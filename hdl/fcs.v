==> flow/design.v <==
`timescale 1ns / 1ps
module crc32(
    input wire clk,
    input wire [15:0]word,
    input wire reset,
    input wire en,
    output reg [63:0] fcs
    );
    integer i;
    always @(posedge clk) begin
        if (reset)begin
            fcs <= 64'hFFFFFFFF_FFFFFFFF;
        end
        else begin
            if(en) begin
                for(i=0; i<2; i = i + 1) begin
                    fcs[i*32+31] <= word[i*16+1] ^ word[i*16+7] ^ fcs[i*32+1] ^ fcs[i*32+7];
                    fcs[i*32+30] <= word[i*16+0] ^ word[i*16+1] ^ word[i*16+6] ^ word[i*16+7] ^ fcs[i*32+0] ^ fcs[i*32+1] ^ fcs[i*32+6] ^ fcs[i*32+7];
                    fcs[i*32+29] <= word[i*16+0] ^ word[i*16+1] ^ word[i*16+5] ^ word[i*16+6] ^ word[i*16+7] ^ fcs[i*32+0] ^ fcs[i*32+1] ^ fcs[i*32+5] ^ fcs[i*32+6] ^ fcs[i*32+7];
                    fcs[i*32+28] <= word[i*16+0] ^ word[i*16+4] ^ word[i*16+5] ^ word[i*16+6] ^ fcs[i*32+0] ^ fcs[i*32+4] ^ fcs[i*32+5] ^ fcs[i*32+6];
                    fcs[i*32+27] <= word[i*16+1] ^ word[i*16+3] ^ word[i*16+4] ^ word[i*16+5] ^ word[i*16+7] ^ fcs[i*32+1] ^ fcs[i*32+3] ^ fcs[i*32+4] ^ fcs[i*32+5] ^ fcs[i*32+7];
                    fcs[i*32+26] <= word[i*16+0] ^ word[i*16+1] ^ word[i*16+2] ^ word[i*16+3] ^ word[i*16+4] ^ word[i*16+6] ^ word[i*16+7] ^ fcs[i*32+0] ^ fcs[i*32+1] ^ fcs[i*32+2] ^ fcs[i*32+3] ^ fcs[i*32+4] ^ fcs[i*32+6] ^ fcs[i*32+7];
                    fcs[i*32+25] <= word[i*16+0] ^ word[i*16+1] ^ word[i*16+2] ^ word[i*16+3] ^ word[i*16+5] ^ word[i*16+6] ^ fcs[i*32+0] ^ fcs[i*32+1] ^ fcs[i*32+2] ^ fcs[i*32+3] ^ fcs[i*32+5] ^ fcs[i*32+6];
                    fcs[i*32+24] <= word[i*16+0] ^ word[i*16+2] ^ word[i*16+4] ^ word[i*16+5] ^ word[i*16+7] ^ fcs[i*32+0] ^ fcs[i*32+2] ^ fcs[i*32+4] ^ fcs[i*32+5] ^ fcs[i*32+7];
                    fcs[i*32+23] <= word[i*16+3] ^ word[i*16+4] ^ word[i*16+6] ^ word[i*16+7] ^ fcs[i*32+3] ^ fcs[i*32+4] ^ fcs[i*32+6] ^ fcs[i*32+7] ^ fcs[i*32+31];
                    fcs[i*32+22] <= word[i*16+2] ^ word[i*16+3] ^ word[i*16+5] ^ word[i*16+6] ^ fcs[i*32+2] ^ fcs[i*32+3] ^ fcs[i*32+5] ^ fcs[i*32+6] ^ fcs[i*32+30];
                    fcs[i*32+21] <= word[i*16+2] ^ word[i*16+4] ^ word[i*16+5] ^ word[i*16+7] ^ fcs[i*32+2] ^ fcs[i*32+4] ^ fcs[i*32+5] ^ fcs[i*32+7] ^ fcs[i*32+29];
                    fcs[i*32+20] <= word[i*16+3] ^ word[i*16+4] ^ word[i*16+6] ^ word[i*16+7] ^ fcs[i*32+3] ^ fcs[i*32+4] ^ fcs[i*32+6] ^ fcs[i*32+7] ^ fcs[i*32+28];
                    fcs[i*32+19] <= word[i*16+1] ^ word[i*16+2] ^ word[i*16+3] ^ word[i*16+5] ^ word[i*16+6] ^ word[i*16+7] ^ fcs[i*32+1] ^ fcs[i*32+2] ^ fcs[i*32+3] ^ fcs[i*32+5] ^ fcs[i*32+6] ^ fcs[i*32+7] ^ fcs[i*32+27];
                    fcs[i*32+18] <= word[i*16+0] ^ word[i*16+1] ^ word[i*16+2] ^ word[i*16+4] ^ word[i*16+5] ^ word[i*16+6] ^ fcs ^ fcs[i*32+1] ^ fcs[i*32+2] ^ fcs[i*32+4] ^ fcs[i*32+5] ^ fcs[i*32+6] ^ fcs[i*32+26];
                    fcs[i*32+17] <= word[i*16+0] ^ word[i*16+1] ^ word[i*16+3] ^ word[i*16+4] ^ word[i*16+5] ^ fcs ^ fcs[i*32+1] ^ fcs[i*32+3] ^ fcs[i*32+4] ^ fcs[i*32+5] ^ fcs[i*32+25];
                    fcs[i*32+16] <= word[i*16+0] ^ word[i*16+2] ^ word[i*16+3] ^ word[i*16+4] ^ fcs ^ fcs[i*32+2] ^ fcs[i*32+3] ^ fcs[i*32+4] ^ fcs[i*32+24];
                    fcs[i*32+15] <= word[i*16+2] ^ word[i*16+3] ^ word[i*16+7] ^ fcs[i*32+2] ^ fcs[i*32+3] ^ fcs[i*32+7] ^ fcs[i*32+23];
                    fcs[i*32+14] <= word[i*16+1] ^ word[i*16+2] ^ word[i*16+6] ^ fcs[i*32+1] ^ fcs[i*32+2] ^ fcs[i*32+6] ^ fcs[i*32+22];
                    fcs[i*32+13] <= word[i*16+0] ^ word[i*16+1] ^ word[i*16+5] ^ fcs ^ fcs[i*32+1] ^ fcs[i*32+5] ^ fcs[i*32+21];
                    fcs[i*32+12] <= word[i*16+0] ^ word[i*16+4] ^ fcs ^ fcs[i*32+4] ^ fcs[i*32+20];
                    fcs[i*32+11] <= word[i*16+3] ^ fcs[i*32+3] ^ fcs[i*32+19];
                    fcs[i*32+10] <= word[i*16+2] ^ fcs[i*32+2] ^ fcs[i*32+18];
                    fcs[i*32+9] <= word[i*16+7] ^ fcs[i*32+7] ^ fcs[i*32+17];
                    fcs[i*32+8] <= word[i*16+1] ^ word[i*16+6] ^ word[i*16+7] ^ fcs[i*32+1] ^ fcs[i*32+6] ^ fcs[i*32+7] ^ fcs[i*32+16];
                    fcs[i*32+7] <= word[i*16+0] ^ word[i*16+5] ^ word[i*16+6] ^ fcs ^ fcs[i*32+5] ^ fcs[i*32+6] ^ fcs[i*32+15];
                    fcs[i*32+6] <= word[i*16+4] ^ word[i*16+5] ^ fcs[i*32+4] ^ fcs[i*32+5] ^ fcs[i*32+14];
                    fcs[i*32+5] <= word[i*16+1] ^ word[i*16+3] ^ word[i*16+4] ^ word[i*16+7] ^ fcs[i*32+1] ^ fcs[i*32+3] ^ fcs[i*32+4] ^ fcs[i*32+7] ^ fcs[i*32+13];
                    fcs[i*32+4] <= word[i*16+0] ^ word[i*16+2] ^ word[i*16+3] ^ word[i*16+6] ^ fcs ^ fcs[i*32+2] ^ fcs[i*32+3] ^ fcs[i*32+6] ^ fcs[i*32+12];
                    fcs[i*32+3] <= word[i*16+1] ^ word[i*16+2] ^ word[i*16+5] ^ fcs[i*32+1] ^ fcs[i*32+2] ^ fcs[i*32+5] ^ fcs[i*32+11];
                    fcs[i*32+2] <= word[i*16+0] ^ word[i*16+1] ^ word[i*16+4] ^ fcs ^ fcs[i*32+1] ^ fcs[i*32+4] ^ fcs[i*32+10];
                    fcs[i*32+1] <= word[i*16+0] ^ word[i*16+3] ^ fcs ^ fcs[i*32+3] ^ fcs[i*32+9];
                    fcs[i*32+0] <= word[i*16+2] ^ fcs[i*32+2] ^ fcs[i*32+8];
                end
            end
            else begin
                fcs <= fcs;
            end
        end
    end
endmodule
[Step by step through the tools: crc32]
Tool output for the design above, in the order of the flow.
Lines are those of the file above, counted from 1.
Operators carry their Yosys type and port widths (W data, S select, Z words).
The mark n/a stands for no value.
Set-up
  top module: crc32
  clock: clk
  standard-cell library: sky130hd
  corner: tt_025C_1v80

[Word-level counts]
Source: Yosys, flattened and elaborated, memories not mapped. Widths are those after wreduce; folded enables and synchronous resets count as part of the registers. Registers that Yosys merges into a memory's read port (data or address) are not register bits. Print and check cells do not count.
Word-level totals
  output and inout port bits: 64
  register bits: 64
Operators by class
  bitwise operators: 269
Operators by type and width (count)
  $xor A1 B1 Y1: 264
  $xor A1 B1 Y1 const A: 5

[Logic depth]
Yosys ltp: most cells in a row. Word level: on the elaborated netlist, between registers, memories and ports. Mapped: between sequential cells and ports; inverters and the memories' decode and read muxes count.
Logic depth
  depth in word-level cells: 13
  ABC_AREA: 0
  gate-level depth with buffers: 5

[Synthesis result]
The flow's flattened synthesis, as Yosys stat reports it; memories are mapped. The netlist is that of the ABC_AREA named above (0 if unset); the other value can give another one.
Mapped netlist
  buffers: 27
  area of sequential cells: 1281.2 µm²
  cell count: 337
  flip-flop cells: 64
  synthesis area: 3617.2 µm²
Cell types (count)
  sky130_fd_sc_hd__dfxtp_1: 64
  sky130_fd_sc_hd__xnor2_1: 56
  sky130_fd_sc_hd__a211o_1: 43
  sky130_fd_sc_hd__xnor3_1: 13
  sky130_fd_sc_hd__xor2_1: 26
  sky130_fd_sc_hd__nor2b_1: 25
  sky130_fd_sc_hd__xnor2_4: 5
  sky130_fd_sc_hd__xnor2_2: 7
  sky130_fd_sc_hd__nor2_1: 26
  sky130_fd_sc_hd__clkbuf_1: 22
  sky130_fd_sc_hd__a21oi_1: 16
  sky130_fd_sc_hd__xor3_1: 3
  sky130_fd_sc_hd__nor3_1: 7
  sky130_fd_sc_hd__o21ai_0: 7
  sky130_fd_sc_hd__buf_2: 5
  sky130_fd_sc_hd__xnor3_2: 1
  sky130_fd_sc_hd__o21bai_1: 3
  sky130_fd_sc_hd__xor2_2: 1
Other cell types: 6; their cells: 7.

[Timing after synthesis]
Source: OpenSTA report_checks on the synthesized netlist (no wires, ideal clock, input and output delay 20% of the period each), path of least setup slack; recovery checks are left aside. Register names are those of the netlist, which keeps one name where synthesis merged equal registers.
Timing after synthesis
  kind: flip-flop to flip-flop
  from: register fcs[0]
  to: register fcs[16]
  time at the first pin: 0.000 ns
  stages on the path: 5
  required time: 1.816 ns
  slack: 0.099 ns
  delay of the path: 1.841 ns
  arrival time: 1.717 ns
  setup time: 0.124 ns
  clock period: 1.94 ns
  buffers on the path: 0
  synthesis period reached: 1.841 ns
"delay of the path" is the arrival time less input delay plus setup time.
"stages on the path": output pins that drive a net of the path, with the launching flip-flop's if there is one; two outputs of one cell count as two.
"synthesis period reached" is the clock period less the worst setup slack; recovery checks do not enter. This is arithmetic on one report: input and output delays are still those of the set period (20% each).
The rows between start and end are the longest chain of elaborated cells between them; the timing report does not say that the signal goes this way. Where chains are equally long, one stands for them.
A line is the first line of the expression or statement that the cell stems from. Yosys adds cells for indexed reads and writes and turns some case tables into memories.
A register here has more assigning lines than the two given.
On the way, after synthesis
  cell sequence: sky130_fd_sc_hd__dfxtp_1 > sky130_fd_sc_hd__xnor2_4 > sky130_fd_sc_hd__xnor3_2 > sky130_fd_sc_hd__and3_1 > sky130_fd_sc_hd__a2111o_1
  cells in the longest elaborated chain: 5
  elaborated cells on any way between the ends: 5
  those cells by class: logic: 5
Ends and longest elaborated chain, after synthesis
  from (decl): RTL line 7  | output reg [63:0] fcs
  from (assign): RTL line 48  | fcs[i*32+0] <= word[i*16+2] ^ fcs[i*32+2] ^ fcs[i*32+8];
  from (assign): RTL line 52  | fcs <= fcs;
  $xor A1 B1 Y1 (5 in a row): RTL line 32  | fcs[i*32+16] <= word[i*16+0] ^ word[i*16+2] ^ word[i*16+3] ^ word[i*16+4] ^ fcs ^ fcs[i*32+2] ^ fcs[i*32+3] ^ ...
  to (assign): RTL line 32
  to (assign): RTL line 52
  to (decl): RTL line 7

[Timing after layout]
From the final timing report of run 1: the path of least setup slack in the routed layout; clock arrival at registers is part of the times.
Timing after layout
  kind: flip-flop to flip-flop
  from: register fcs[1]
  to: register fcs[27]
  stages on the path: 7
  required time: 2.12 ns
  buffers on the path: 2
  setup time: 0.07 ns
  arrival time: 1.91 ns
  time at the first pin: 0.34 ns
  clock period: 1.86 ns
  slack: 0.22 ns
The rows between start and end are the longest chain of elaborated cells between them; the timing report does not say that the signal goes this way. Where chains are equally long, one stands for them.
A register here has more assigning lines than the two given.
On the way, after layout
  cell sequence: sky130_fd_sc_hd__dfxtp_4 > sky130_fd_sc_hd__xnor2_4 > sky130_fd_sc_hd__buf_12 > sky130_fd_sc_hd__buf_6 > sky130_fd_sc_hd__xor2_4 > sky130_fd_sc_hd__xnor3_1 > sky130_fd_sc_hd__a21oi_1
  cells in the longest elaborated chain: 5
  elaborated cells on any way between the ends: 5
  those cells by class: logic: 5
Ends and longest elaborated chain, after layout
  from (decl): RTL line 7  | output reg [63:0] fcs
  from (assign): RTL line 47  | fcs[i*32+1] <= word[i*16+0] ^ word[i*16+3] ^ fcs ^ fcs[i*32+3] ^ fcs[i*32+9];
  from (assign): RTL line 52  | fcs <= fcs;
  $xor A1 B1 Y1 (5 in a row): RTL line 21  | fcs[i*32+27] <= word[i*16+1] ^ word[i*16+3] ^ word[i*16+4] ^ word[i*16+5] ^ word[i*16+7] ^ fcs[i*32+1] ^ fcs[i ...
  to (assign): RTL line 21
  to (assign): RTL line 52
  to (decl): RTL line 7

--- measured runs ---
Flow measurements of crc32 on sky130hd: 2 stored runs with different settings, listed in no order. Input and output delays are each 20% of the period that was set; the output load is 0.01 pF.
"achieved clock period (ns)": clock period set for the run, less the worst setup slack. It is reckoned from that one timing run; input and output delays stay at 20% of the period that was set.
"worst setup path time (ns)": the worst setup path's part of the clock period (all of it between registers, 20% less for each end at a port) less its slack. A launch clock that arrives late makes it longer, a capture clock that arrives late makes it shorter.
"finish__power__total" is the tool's figure for a default switching activity; nothing was simulated.

Flow files of run 1
==> flow/run.sh <==
#!/bin/bash
# the make line also repeats the synthesis and layout settings of config.mk as NAME=value (left out here)
make -C /OpenROAD-flow-scripts/flow DESIGN_CONFIG=/design/flow/config.mk WORK_HOME=/design/flow/orfs CLKGATE_MAP_FILE= finish
==> flow/config.mk <==
export PLATFORM = sky130hd
export DESIGN_NAME = crc32
export DESIGN_NICKNAME = crc32
export VERILOG_FILES = /design/flow/design.v
export SDC_FILE = /design/flow/constraint.sdc
export NUM_CORES = 4
export LEC_CHECK = 0
export CAP_MARGIN = 20
export CORE_MARGIN = 2
export CORE_UTILIZATION = 40
export SETUP_SLACK_MARGIN = 0.55
export SLEW_MARGIN = 20
==> flow/constraint.sdc <==
create_clock -name core_clock -period 1.86 [get_ports {clk}]
set_input_delay 0.3720 -clock core_clock [delete_from_list [all_inputs] [get_ports {clk}]]
set_output_delay 0.3720 -clock core_clock [all_outputs]
set_load 0.01 [all_outputs]

report of run 1
yosys chip area after synthesis (um^2): 3617.2
finish__design__die__area: 9819.8
finish__design__instance__area__stdcell: 6384.9
finish__design__instance__utilization: 0.7286
finish__timing__setup__ws: 0.217
finish__timing__setup__tns: 0.000
finish__timing__hold__ws: 0.477
finish__power__total: 9.452e-03
achieved clock period (ns): 1.643
worst setup path time (ns): 1.64
worst setup path kind: flip-flop to flip-flop

Flow files of run 2
==> flow/run.sh <==
#!/bin/bash
# the make line also repeats the synthesis and layout settings of config.mk as NAME=value (left out here)
make -C /OpenROAD-flow-scripts/flow DESIGN_CONFIG=/design/flow/config.mk WORK_HOME=/design/flow/orfs CLKGATE_MAP_FILE= finish
==> flow/config.mk <==
export PLATFORM = sky130hd
export DESIGN_NAME = crc32
export DESIGN_NICKNAME = crc32
export VERILOG_FILES = /design/flow/design.v
export SDC_FILE = /design/flow/constraint.sdc
export NUM_CORES = 4
export LEC_CHECK = 0
export ABC_AREA = 1
export CAP_MARGIN = 20
export CELL_PAD_IN_SITES_GLOBAL_PLACEMENT = 3
export CORE_MARGIN = 10
export CORE_UTILIZATION = 33
export CTS_CLUSTER_DIAMETER = 319
export PLACE_DENSITY_LB_ADDON = 0.16
export SLEW_MARGIN = 20
==> flow/constraint.sdc <==
create_clock -name core_clock -period 1.42 [get_ports {clk}]
set_input_delay 0.2840 -clock core_clock [delete_from_list [all_inputs] [get_ports {clk}]]
set_output_delay 0.2840 -clock core_clock [all_outputs]
set_load 0.01 [all_outputs]

report of run 2
yosys chip area after synthesis (um^2): 4797.1
finish__design__die__area: 19759.9
finish__design__instance__area__stdcell: 7046.8
finish__design__instance__utilization: 0.4904
finish__timing__setup__ws: 0.003
finish__timing__setup__tns: 0.000
finish__timing__hold__ws: 0.427
finish__power__total: 8.952e-03
achieved clock period (ns): 1.417
worst setup path time (ns): 1.13
worst setup path kind: flip-flop to output port
--- end ---
